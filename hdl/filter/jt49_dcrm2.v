==> flow/design.v <==
module jt49_dcrm2 #(parameter sw=8) (
    input                clk,
    input                cen,
    input                rst,
    input         [sw-1:0]  din,
    output signed [sw-1:0]  dout
);
localparam DW=10;  
reg  signed [sw+DW:0] integ, exact, error;
reg  signed [sw:0] pre_dout;
reg signed [sw:0] q;
always @(*) begin
    exact = integ+error;
    q = exact[sw+DW:DW];
    pre_dout  = { 1'b0, din } - q;
end
assign dout = pre_dout[sw-1:0];
always @(posedge clk)
    if( rst ) begin
        integ <= {sw+DW+1{1'b0}};
        error <= {sw+DW+1{1'b0}};
    end else if( cen ) begin
        integ <= integ + pre_dout;  
        error <= exact-{q, {DW{1'b0}}};
    end
endmodule
* Reports on jt49_dcrm2 *
The steps from the RTL of jt49_dcrm2 to its reports follow in flow order.
Line numbers count from 1 in the design file above.
Operators: Yosys type, input widths -> output width; for muxes data width and select width s.
Library cell names are shortened.
Not given: n/a

set-up
  top = jt49_dcrm2
  clock = clk
  library = sky130hd
  timing corner = tt_025C_1v80

* Word-level counts *
Yosys after proc, flatten, opt, wreduce and memory -nomap, before mapping. Enables and synchronous resets that opt folds into registers are not counted as muxes. Memory bits, and registers merged into a memory's read port (data or address), are not among the register bits. Print and check cells are not counted. Equal cells are merged and count once.

storage and ports
  register bits = 38
  output and inout port bits = 8
  word-level cells = 6

operators by class
  add/sub/neg operators = 4

operators by type and width
  kind            number
  $add 19x19->19  1
  $sub 19x19->19  1
  $add 19x9->19   1
  $sub 8x9->9     1

* Logic depth *
Longest topological path by Yosys (ltp), each cell counted once; first at word level (registers and memories cut), then after technology mapping (sequential cells cut; the memories' decode and read muxes count).

logic depth
  depth after elaboration = 3
  ABC_AREA = 0
  mapped depth = 26

* Mapped cells and area *
Source: synth_stat.txt of the flow (Yosys; design flattened, memories mapped). It holds for the ABC_AREA given above (unset counts as 0); a run with the other value may have another netlist.
Totals and module areas in this step are rounded.

cells by type
  cell type  number
  dfxtp_1    29
  ha_1       37
  xnor2_1    21
  a21oi_1    26
  nor2_1     34
  mux2i_1    12
  nand2b_1   14
  xor2_1     10
  o21ai_0    16
  inv_1      20
  nand2_1    20
  a21o_1     9
  fa_1       3
  a211oi_1   6
  nand3_1    8
  buf_4      5
  nor3b_1    5
  o21bai_1   5

Other cell types: 37; their cells: 65.

mapped netlist
  mapped cells = 345
  mapped area = 2840 µm²
  flip-flop cells = 29
  buffer cells = 12

* Path before layout *
OpenSTA on the mapped netlist: ideal clock, no wires. The path of least setup slack (recovery checks aside). Input and output delay are each 20% of the period. Register names are those of the netlist, which keeps one name where synthesis merged equal registers.

timing post-synthesis
  path type = flip-flop to flip-flop
  start point = register integ[0]
  end point = register integ[18]
  period = 7.76 ns
  setup time = 0.088 ns
  time at the first pin = 0.000 ns
  arrival = 5.376 ns
  path slack = 2.296 ns
  delay of the path = 5.464 ns
  stages on the path = 27
  path buffers = 1
  synthesis period reached = 5.464 ns

"delay of the path" = arrival - input delay + setup time.
"stages on the path" counts driving pins, that of a launching flip-flop among them; a cell with two outputs on the path counts twice.
"synthesis period reached" is the clock period less the worst setup slack; recovery checks do not enter. This is arithmetic on one report: input and output delays are still those of the set period (20% each).
Between the ends stands the longest chain of elaborated cells between them, by number of cells; it is not shown to be the way that was timed. Of several equally long chains one is given.
Each line given opens the expression or statement behind the cell; cells for indexed reads and writes are added by Yosys, which also makes memories of some case tables.

between the ends, post-synthesis
  path through = dfxtp_1 -> ha_1 -> inv_1 -> fa_1 -> nor2b_2 -> o2111ai_2 -> o2111ai_2 -> o31ai_1 -> xnor2_1 -> ha_1 -> fa_1 -> nor2b_1 -> o21ai_0 -> a21oi_1 -> o41ai_1 -> or3_4 -> nand3_1 -> nor2b_1 -> ha_1 -> buf_2 -> nand4_1 -> nor4_1 -> or2_2 -> o21ai_1 -> o21ai_0 -> a21o_1 -> a311oi_2
  cells in the longest elaborated chain = 3
  elaborated cells on any way between the ends = 3
  RTL lines with such cells = 3

RTL lines, path post-synthesis
  item             RTL line  source
  start, declared  9         reg  signed [sw+DW:0] integ, exact, error;
  start, assigned  20        integ <= {sw+DW+1{1'b0}};
  start, assigned  23        integ <= integ + pre_dout;
  $add 19x19->19   13        exact = integ+error;
  $sub 8x9->9      15        pre_dout  = { 1'b0, din } - q;
  $add 19x9->19    23
  end, assigned    20
  end, assigned    23
  end, declared    9

* Timing after layout *
From the final timing report of record 1: the path of least setup slack in the routed layout; clock arrival at registers is part of the times.

timing post-layout
  path type = flip-flop to flip-flop
  start point = register integ[0]
  end point = register integ[12]
  period = 3.95 ns
  setup time = 0.13 ns
  time at the first pin = 0.28 ns
  arrival = 5.24 ns
  path slack = -1.14 ns
  stages on the path = 27
  path buffers = 1

Between the ends stands the longest chain of elaborated cells between them, by number of cells; it is not shown to be the way that was timed. Of several equally long chains one is given.

between the ends, post-layout
  path through = dfxtp_2 -> ha_4 -> inv_2 -> fa_2 -> nor2b_2 -> o2111ai_2 -> o2111ai_4 -> o31ai_4 -> xnor2_2 -> ha_2 -> fa_2 -> nor2b_1 -> o21ai_2 -> a21oi_2 -> o41ai_2 -> or3_4 -> nand3_4 -> nor2b_4 -> buf_12 -> ha_4 -> nand4_1 -> nor4_2 -> or2_4 -> o21a_1 -> or3_1 -> nand3_1 -> a21oi_1
  cells in the longest elaborated chain = 3
  elaborated cells on any way between the ends = 3
  RTL lines with such cells = 3

RTL lines, path post-layout
  item             RTL line  source
  start, declared  9         reg  signed [sw+DW:0] integ, exact, error;
  start, assigned  20        integ <= {sw+DW+1{1'b0}};
  start, assigned  23        integ <= integ + pre_dout;
  $add 19x19->19   13        exact = integ+error;
  $sub 8x9->9      15        pre_dout  = { 1'b0, din } - q;
  $add 19x9->19    23
  end, assigned    20
  end, assigned    23
  end, declared    9

Data sheet: physical implementation of jt49_dcrm2

Measured data: module jt49_dcrm2, platform sky130hd, 2 stored runs of the flow under differing settings, order arbitrary. Input and output delays are each 20% of the period that was set; the output load is 0.01 pF.
"achieved clock period": clock period set for the run, less the worst setup slack. It is reckoned from that one timing run; input and output delays stay at 20% of the period that was set.
"allowed time less slack (worst setup path)" means the part of the period allowed to the worst setup path (the constraints hold back 20% at inputs and 20% at outputs) less its slack; where the path has registers, the arrival times of their clocks count too.
"total design power" rests on the timing tool's default activity at the inputs, not on a simulated workload.
The measured numbers are rounded.
A setting shown as n/a is not set for that run.
Among the results, n/a means that no value is shown for the run.

setting or result                                record 1                record 2
period_ns                                        3.95                    11.6
CORE_UTILIZATION                                 35                      60
PLACE_DENSITY_LB_ADDON                           0.29                    0.23
GPL_TIMING_DRIVEN                                0                       n/a
GPL_ROUTABILITY_DRIVEN                           0                       1
MAX_ROUTING_LAYER                                met4                    met5
CAP_MARGIN                                       20                      20
CORE_MARGIN                                      2                       2
SLEW_MARGIN                                      20                      20
CORE_ASPECT_RATIO                                n/a                     1.19
CELL_PAD_IN_SITES_GLOBAL_PLACEMENT               n/a                     2
ABC_AREA                                         n/a                     0
CTS_CLUSTER_SIZE                                 n/a                     14
MIN_ROUTING_LAYER                                n/a                     met1
die size (µm²)                                   8860                    n/a
netlist area reported by Yosys (µm²)             2840                    n/a
summed negative setup slack (ns)                 -14.3                   n/a
achieved clock period (ns)                       5.094                   n/a
lowest setup slack (ns)                          -1.14                   n/a
allowed time less slack (worst setup path) (ns)  5.09                    n/a
critical path type                               flip-flop to flip-flop  n/a
utilization in the final report (%)              51.2                    n/a
lowest hold slack (ns)                           0.497                   n/a
total design power (W)                           0.0038                  n/a
standard-cell area after routing (µm²)           4000                    n/a

Record 2: stopped before the end: placement reported FLW-0024
